==> flow/design.v <==
module peripherals
(
  input enable,
  input [7:0] address,
  input [15:0] data_in,
  output reg [15:0] data_out,
  input  write_enable,
  input  clk,
  input  raw_clk,
  output ioport_0,
  output ioport_1,
  output ioport_2,
  output ioport_3,
  input  button_0,
  input  reset,
  output spi_clk,
  output spi_mosi,
  input  spi_miso
);
reg [7:0]  buttons;
reg [7:0] ioport_a = 0;
assign ioport_0 = ioport_a[0];
reg [7:0] ioport_b = 0;  
assign ioport_1 = ioport_b[0];
assign ioport_2 = ioport_b[1];
assign ioport_3 = ioport_b[2];
wire [7:0] spi_rx_buffer;
reg  [7:0] spi_tx_buffer;
wire spi_busy;
reg spi_start;
always @(button_0) begin
  buttons = { 7'b0, ~button_0 };
end
always @(posedge raw_clk) begin
  if (write_enable) begin
    case (address[7:1])
      5'h1: spi_tx_buffer <= data_in;
      5'h3:
        begin
          if (data_in[1] == 1) spi_start <= 1;
        end
      5'h8: ioport_a <= data_in;
      5'ha: ioport_b <= data_in;
    endcase
  end else begin
    if (spi_start && spi_busy) spi_start <= 0;
    if (enable) begin
      case (address[7:1])
        5'h0: data_out <= buttons;
        5'h1: data_out <= spi_tx_buffer;
        5'h2: data_out <= spi_rx_buffer;
        5'h3: data_out <= { 6'b000000, 1'b0, spi_busy };
        5'h8: data_out <= ioport_a;
        5'ha: data_out <= ioport_b;
        default: data_out <= 0;
      endcase
    end
  end
end
spi spi_0
(
  .raw_clk  (raw_clk),
  .start    (spi_start),
  .data_tx  (spi_tx_buffer),
  .data_rx  (spi_rx_buffer),
  .busy     (spi_busy),
  .sclk     (spi_clk),
  .mosi     (spi_mosi),
  .miso     (spi_miso)
);
endmodule
module spi
(
  input  raw_clk,
  input  start,
  input  [7:0] data_tx,
  output [7:0] data_rx,
  output busy,
  output reg sclk,
  output reg mosi,
  input  miso
);
reg [1:0] state = 0;
reg [7:0] rx_buffer;
reg [7:0] tx_buffer;
reg [4:0] count;
assign data_rx = rx_buffer;
assign busy = state != STATE_IDLE;
parameter STATE_IDLE    = 0;
parameter STATE_CLOCK_0 = 1;
parameter STATE_CLOCK_1 = 2;
parameter STATE_LAST    = 3;
always @(posedge raw_clk) begin
  case (state)
    STATE_IDLE:
      begin
        if (start) begin
          tx_buffer <= data_tx;
          state <= STATE_CLOCK_0;
          count <= 0;
        end else begin
          mosi <= 0;
        end
      end
    STATE_CLOCK_0:
      begin
        sclk <= 0;
        if (count != 0) rx_buffer <= { rx_buffer[6:0], miso };
        tx_buffer <= tx_buffer << 1;
        mosi <= tx_buffer[7];
        count <= count + 1;
        state <= STATE_CLOCK_1;
      end
    STATE_CLOCK_1:
      begin
        sclk <= 1;
        if (count[3]) begin
          state <= STATE_LAST;
        end else begin
          state <= STATE_CLOCK_0;
        end
      end
    STATE_LAST:
      begin
        sclk <= 0;
        rx_buffer <= { rx_buffer[6:0], miso };
        state <= STATE_IDLE;
      end
  endcase
end
endmodule
From RTL to reports: peripherals
The steps from the RTL of peripherals to its reports follow in flow order.
Lines are those of the file above, counted from 1.
Operators carry their Yosys type and port widths (W data, S select, Z words).
Library cell names are shortened.
A cell with n/a has no value.
- top: peripherals
- clock port: raw_clk
- library: sky130hd
- timing corner: tt_025C_1v80

Elaborated design
Yosys after proc, flatten, opt, wreduce and memory -nomap, before mapping. Memory bits, and registers merged into a memory's read port (data or address), are not among the register bits. Print and check cells are not counted.
- add/subtract/negate cells: 1
- multiply operators: 0
- noted divide/modulo/power cells: 0
- magnitude comparators at 0
- equal/unequal tests at 13
- noted shift operators: 0
- muxes and demuxes: 17
- bitwise logic cells: 2
- reductions and logical operators: 20
- operator list (operator ; count):
    $pmux W8 S6 ; 1
    $pmux W8 S2 ; 2
    $reduce_and A2 Y1 ; 8
    $mux W8 ; 2
    $eq A7 B2 Y1 const B ; 2
    $eq A7 B4 Y1 const B ; 2
    $reduce_bool A2 Y1 ; 5
    $pmux W5 S2 ; 1
    $pmux W2 S4 ; 1
    $eq A7 B1 Y1 const B ; 1
    $logic_not A7 Y1 ; 1
    $ne A2 B2 Y1 const B ; 3
    $add A5 B1 Y5 const B ; 1
    $reduce_bool A5 Y1 ; 1
    $mux W5 ; 1
    $mux W1 ; 5
    $ne A2 B1 Y1 const B ; 2
    $eq A2 B2 Y1 const B ; 2
    $reduce_bool A4 Y1 ; 1
    $pmux W1 S2 ; 2
    $mux W2 ; 2
    $reduce_and A3 Y1 ; 1
    $not A1 Y1 ; 2
    $eq A2 B1 Y1 const B ; 1
    $logic_not A2 Y1 ; 1
    $reduce_or A2 Y1 ; 1
    $logic_and A1 B1 Y1 ; 1
- noted flip-flop bits (word level): 66
- noted bits in latches: 0
- bits in writable memories: 0
- bits in read-only memories: 0
- clocked read ports x word width at 0
- memories kept at 0
- noted input bits: 31
- output and inout port bits at 22
- word-level cells: 64

Depth
Depth = most cells in a row (Yosys ltp): at word level without a register or memory, in the mapped netlist without a sequential cell, where the memories' decode and read muxes count.
- noted depth in word-level cells: 4
- ABC_AREA: 0
- mapped depth: 5
- gate-level depth less buffers: 4

Synthesis result
Yosys stat after the flow's synthesis: flattened, memories mapped to cells. It holds for the ABC_AREA given above (unset counts as 0); a run with the other value may have another netlist.
- noted cells in the netlist: 152
- cell area after synthesis at 2437.3 µm²
- sequential part of the area: 1741.7 µm²
- noted flip-flop cells: 58
- noted buffers: 15
- cells by type (type ; count ; total area (µm²)):
    edfxtp_1 ; 58 ; 1741.67
    mux2_2 ; 11 ; 123.869
    o2bb2ai_1 ; 7 ; 61.309
    a22oi_1 ; 8 ; 60.058
    buf_4 ; 8 ; 60.058
    mux2_1 ; 4 ; 45.043
    nor2_1 ; 7 ; 26.275
    and2_1 ; 4 ; 25.024
    ha_1 ; 2 ; 25.024
    nor4b_4 ; 1 ; 23.773
    inv_1 ; 6 ; 22.522
    nor3_2 ; 2 ; 20.019
    xnor2_1 ; 2 ; 17.517
    buf_2 ; 3 ; 15.014
    nand3_1 ; 3 ; 15.014
    nor2b_1 ; 2 ; 12.512
    nand2_1 ; 3 ; 11.261
    or4_4 ; 1 ; 11.261
Not listed: further types 17, cells in them 20.
The figures by module come from a second, unflattened synthesis with its own total; it is not the netlist above.
- noted cell total of the unflattened synthesis: 156
- area total of the unflattened synthesis: 2479.9 µm²
Each row is one instance without its submodules.
- by module (module ; times used ; cells ; area (µm²) ; sequential area (µm²)):
    peripherals ; 1 ; 90 ; 1437.6 ; 991.0
    spi ; 1 ; 66 ; 1042.2 ; 750.7

Timing after synthesis
OpenSTA on the mapped netlist: ideal clock, no wires. The path of least setup slack (recovery checks aside). Input and output delay are each 20% of the period. Register names are those of the netlist, which keeps one name where synthesis merged equal registers.
- kind: in2reg
- start: input port address[3]
- end: register ioport_a[0]
- period: 2.75 ns
- launch time at the first pin at 0.550 ns
- data arrival time at 1.891 ns
- setup slack at 0.489 ns
- noted delay of the path: 1.711 ns
- driving pins on the path: 4
- synthesis period reached at 2.261 ns
"delay of the path" is the arrival time less input delay plus setup time.
"driving pins on the path" counts driving pins, that of a launching flip-flop among them; a cell with two outputs on the path counts twice.
"synthesis period reached" = period - worst setup slack (recovery checks aside). The figure is calculated, with input and output delays left at 20% of the set period.
Between the ends stands the longest chain of elaborated cells between them, by number of cells; it is not shown to be the way that was timed. Of several equally long chains one is given.
Each line given opens the expression or statement behind the cell; cells for indexed reads and writes are added by Yosys, which also makes memories of some case tables.
- cell sequence: or4_4 or2_1 buf_2 nor3_2
- noted cells in the longest elaborated chain: 2
- noted elaborated cells between the ends (all ways): 2
- those cells by class: 1 x eq/ne; 1 x reduce/logical
- RTL lines, path after synthesis (element ; RTL line ; source):
    start: declaration ; 4 ; input [7:0] address,
    $eq A7 B4 Y1 ; 36 ; case (address[7:1])
    $reduce_and A2 Y1 ; n/a ;
    end: assignment ; 42 ; 5'h8: ioport_a <= data_in;
    end: declaration ; 21 ; reg [7:0] ioport_a = 0;

Worst path after layout
Path of least setup slack in the final report of run 1 (OpenROAD, finished layout, wires in). Where an end is a register, its clock arrival counts in the times.
- kind: in2reg
- start: input port address[5]
- end: register ioport_b[5]
- period: 2.27 ns
- launch time at the first pin at 0.45 ns
- data arrival time at 1.76 ns
- setup slack at 0.56 ns
- driving pins on the path: 5
Between the ends stands the longest chain of elaborated cells between them, by number of cells; it is not shown to be the way that was timed. Of several equally long chains one is given.
- cell sequence: buf_6 or4_4 or2_4 nor3_4 buf_6
- noted cells in the longest elaborated chain: 2
- noted elaborated cells between the ends (all ways): 2
- those cells by class: 1 x eq/ne; 1 x reduce/logical
- RTL lines, path post-layout (element ; RTL line ; source):
    start: declaration ; 4 ; input [7:0] address,
    $eq A7 B4 Y1 ; 36 ; case (address[7:1])
    $reduce_and A2 Y1 ; n/a ;
    end: assignment ; 43 ; 5'ha: ioport_b <= data_in;
    end: declaration ; 23 ; reg [7:0] ioport_b = 0;

==> runs of peripherals <==
Stored flow runs of peripherals (2 of them; Yosys, OpenROAD, sky130hd). They differ in their settings and are not a sequence. Constraints: input delay and output delay 20% of the set period each, output load 0.01 pF.
"critical path time" = time allowed to the worst setup path (clock period - input delay - output delay, where it has them) - its slack; a late launch clock adds to it, a late capture clock takes from it.

Run 1
Settings were period_ns = 2.27; SETUP_SLACK_MARGIN = 0.67; CAP_MARGIN = 20; CORE_MARGIN = 2; CORE_UTILIZATION = 40; SLEW_MARGIN = 20
- noted the worst hold slack after layout: 0.449 ns
- area of the standard cells in the finished layout at 3178.1 µm²
- chip area in the Yosys report at 2437.3 µm²
- critical path time: 1.26 ns
- kind of the worst setup path: in2reg
- area inside the die boundary at 6733.8 µm²
- noted the setup slack of the worst path: 0.559 ns
- sum of negative setup slack at 0.000 ns

Run 2
Settings were period_ns = 2.92; CORE_UTILIZATION = 47; SETUP_SLACK_MARGIN = 0.37; CORE_ASPECT_RATIO = 0.52; CORE_MARGIN = 2; CELL_PAD_IN_SITES_DETAIL_PLACEMENT = 0; TNS_END_PERCENT = 85; GPL_TIMING_DRIVEN = 1; GPL_ROUTABILITY_DRIVEN = 1; MIN_ROUTING_LAYER = met2; CAP_MARGIN = 20; SLEW_MARGIN = 20
- noted the setup slack of the worst path: 0.686 ns
- area inside the die boundary at 5809.2 µm²
- chip area in the Yosys report at 2437.3 µm²
- area of the standard cells in the finished layout at 3090.5 µm²
- sum of negative setup slack at 0.000 ns
- noted the worst hold slack after layout: 0.449 ns
- critical path time: 1.65 ns
- kind of the worst setup path: in2reg
